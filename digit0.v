==> flow/design.v <==
`default_nettype none
    module digit0(
        input wire CLK, RST, BTN,
        output wire [3:0] VAL,
        output wire COUT     
    );
    sec_cnt sc (
        .CLK(CLK),
        .RST(RST),
        .EN(BTNr),
        .VAL(VAL)
    );
    reg BTNr;
always @ (posedge CLK) begin
    if (RST) begin
        BTNr <= 0;
    end else if (BTN) begin
        BTNr <= ~BTNr;
    end
end
    assign COUT = (VAL == 9) ? 1 : 0;
    endmodule
`default_nettype wire
`default_nettype none
module sec_cnt(
    input wire CLK, RST, EN,
    output wire [3:0] VAL,
    output wire EN_SEC
);
parameter [31:0] CNT_FULL = 1_000_000;
reg [3:0] VALr;
reg [31:0] CNT;
always @ (posedge CLK) begin
    if (RST) begin
        CNT <= 0;
        VALr <= 0;
    end else begin
        if (EN) begin
            CNT <= CNT + 1;
            if (CNT == CNT_FULL) begin
                if (VALr == 9) begin
                    VALr <= 0;
                end else begin
                    VALr <= VALr + 1;
                    CNT <= 0;
                end
            end
        end
    end
end
assign EN_SEC = (CNT == CNT_FULL) ? 1 : 0;
assign VAL = VALr;
endmodule
`default_nettype wire
# From RTL to reports: digit0
# Tool output for the design above, in the order of the flow.
# Line numbers count from 1 in the design file above.
# Operators carry their Yosys type and port widths (W data, S select, Z words).
# Library cell names are shortened.
# The mark -- stands for no value.
# design
design	digit0
clock	CLK
cell_library	sky130hd
pvt_corner	tt_025C_1v80

# Word level
# Source: Yosys, flattened and elaborated, memories not mapped. Widths are those after wreduce. Registers that Yosys merges into a memory's read port (data or address) are not register bits. Print and check cells do not count. Equal cells are merged and count once.
# word_totals
ff_bits	37
in_bits	3
output_inout_bits	5
elab_cells	13
# op_classes
add_sub_neg	2
equal	2
mux	4
logic	1
reduce_and_logical	1
# op_table
op	n
$mux W32	2
$add A32 B1 Y32 const B	1
$eq A32 B20 Y1 const B	1
$add A4 B1 Y4 const B	1
$eq A4 B4 Y1 const B	1
$mux W4	1
$reduce_and A2 Y1	1
$not A1 Y1	1
$mux W1	1

# Longest topological paths
# Depth = most cells in a row (Yosys ltp): at word level without a register or memory, in the mapped netlist without a sequential cell, where the memories' decode and read muxes count.
# logic_depth
depth_word	3
abc_area	0
ltp_mapped	8
depth_no_buf	7

# Mapped cells and area
# The flow's flattened synthesis, as Yosys stat reports it; memories are mapped. The netlist is that of the ABC_AREA named above (0 if unset); the other value can give another one.
# synth_totals
cells	211
area_um2	1833.0
sequential_area_um2	740.7
ff_cells	37
buf_cells	8
# types
cell	n	type_area_um2
dfxtp_1	37	740.71
nor2_1	35	131.376
xnor2_1	15	131.376
xor2_1	12	105.101
nand4_1	14	87.584
nand2_1	15	56.304
nor4_1	8	50.048
a21oi_1	9	45.043
and4_1	5	43.792
nand3_1	7	35.034
inv_1	9	33.782
or3_1	5	31.28
nor4b_1	3	26.275
ha_1	2	25.024
o21ai_0	5	25.024
buf_4	3	22.522
nand4_4	1	21.27
nor4_4	1	21.27
# Other cell types: 18; their cells: 25.
# By module: a second synthesis without flattening, with its own total; a netlist apart from the flattened one above.
# hier_totals
hier_cells	211
hier_area_um2	1859.3
# Each row is one instance without its submodules.
# by_module
mod	instances	n_cells	area_um2	mod_seq_area_um2
sec_cnt	1	207	1814.2	720.7
digit0	1	4	45.0	20.0

# Timing after synthesis
# Source: OpenSTA report_checks on the synthesized netlist (no wires, ideal clock, input and output delay 20% of the period each), path of least setup slack; recovery checks are left aside. Register names are those of the netlist, which keeps one name where synthesis merged equal registers.
# synth_path
path_type	reg2reg
start	register sc.CNT[0]
end	register sc.VALr[3]
clock_period_ps	1870
setup_ps	128
t_first_pin_ps	0
arrival_ps	1601
t_required_ps	1742
setup_slack_ps	140
delay_ps	1729
path_stages	8
n_path_buf	0
synth_period_reached_ps	1730
# "delay_ps" is the arrival time less input delay plus setup time.
# "path_stages" counts driving pins, that of a launching flip-flop among them; a cell with two outputs on the path counts twice.
# "synth_period_reached_ps" = period - worst setup slack (recovery checks aside). The figure is calculated, with input and output delays left at 20% of the set period.
# Between the ends stands the longest chain of elaborated cells between them, by number of cells; it is not shown to be the way that was timed. Of several equally long chains one is given.
# Each line given opens the expression or statement behind the cell; cells for indexed reads and writes are added by Yosys, which also makes memories of some case tables.
# At most two assigning lines are given for a register; there are more.
# synth_via
path_cell_list	dfxtp_1 -> inv_1 -> ha_1 -> nor4b_1 -> nand4_1 -> nor4_4 -> mux2i_1 -> a31oi_1
elab_chain_cells	2
cells_between	2
classes_between	1 x eq/ne; 1 x reduce/logical
# synth_rtl
element	line	rtl
start, declared	32	reg [31:0] CNT;
start, assigned	35	CNT <= 0;
start, assigned	39	CNT <= CNT + 1;
$eq A32 B20 Y1	40	if (CNT == CNT_FULL) begin
$reduce_and A2 Y1	--
end, assigned	42	VALr <= 0;
end, assigned	44	VALr <= VALr + 1;
end, declared	31	reg [3:0] VALr;

# Timing after layout
# Path of least setup slack in the final report of record 1 (OpenROAD, finished layout, wires in). Where an end is a register, its clock arrival counts in the times.
# The path's times are printed in steps of 10 ps; the period is the one set.
# layout_path
path_type	reg2out
start	register sc.VALr[1]
end	output port COUT
clock_period_ps	3110
out_delay_ps	620
t_first_pin_ps	290
arrival_ps	1620
t_required_ps	2490
setup_slack_ps	870
path_stages	3
n_path_buf	1
# Between the ends stands the longest chain of elaborated cells between them, by number of cells; it is not shown to be the way that was timed. Of several equally long chains one is given.
# At most two assigning lines are given for a register; there are more.
# layout_via
path_cell_list	dfxtp_1 -> and4bb_2 -> clkdlybuf4s50_1
elab_chain_cells	2
cells_between	2
classes_between	1 x eq/ne; 1 x mux
# layout_rtl
element	line	rtl
start, declared	31	reg [3:0] VALr;
start, assigned	36	VALr <= 0;
start, assigned	44	VALr <= VALr + 1;
$eq A4 B4 Y1	21	assign COUT = (VAL == 9) ? 1 : 0;
$mux W1	21
end, declared	5	output wire COUT

# Measured results for digit0: 2 stored runs of the Yosys and OpenROAD flow on sky130hd. The settings differ; the order carries no meaning. The constraints put input and output delay at 20% of the set period each and load the outputs with 0.01 pF.
# "worst_path_ps" is the time allowed to the run's worst setup path (the clock period less input and output delay, where it has them) less its slack. Clock arrival times count: a late capture clock shortens it, a late launch clock lengthens it.
# "power_uw" rests on the timing tool's default activity at the inputs, not on a simulated workload.
# "worst_path_ps" is given in steps of 10 ps.
# Among the settings, - means not set for that run.
run name	period_ns	CORE_UTILIZATION	PLACE_DENSITY_LB_ADDON	CORE_MARGIN	TNS_END_PERCENT	GPL_TIMING_DRIVEN	CAP_MARGIN	MIN_ROUTING_LAYER	MAX_ROUTING_LAYER	SLEW_MARGIN	CORE_ASPECT_RATIO	CELL_PAD_IN_SITES_DETAIL_PLACEMENT	ABC_AREA	CTS_CLUSTER_SIZE	CTS_CLUSTER_DIAMETER	synthArea_um2	die_area_um2	finish.stdcell_area_um2	final_setup_ws_ps	fin_tns_ps	worst_hold_slack_ps	power_uw	worst_path_ps	worstPathKind
record 1	3.11	24	0.27	7	70	1	5	met2	met5	20	-	-	-	-	-	1833.0	10279.9	2074.5	872	0	495	853.1	1620	reg2out
record 2	2.44	55	0.13	2	-	-	20	-	-	15	0.67	1	1	38	63	2401.1	4920.5	2638.8	224	0	552	1262	1730	reg2out
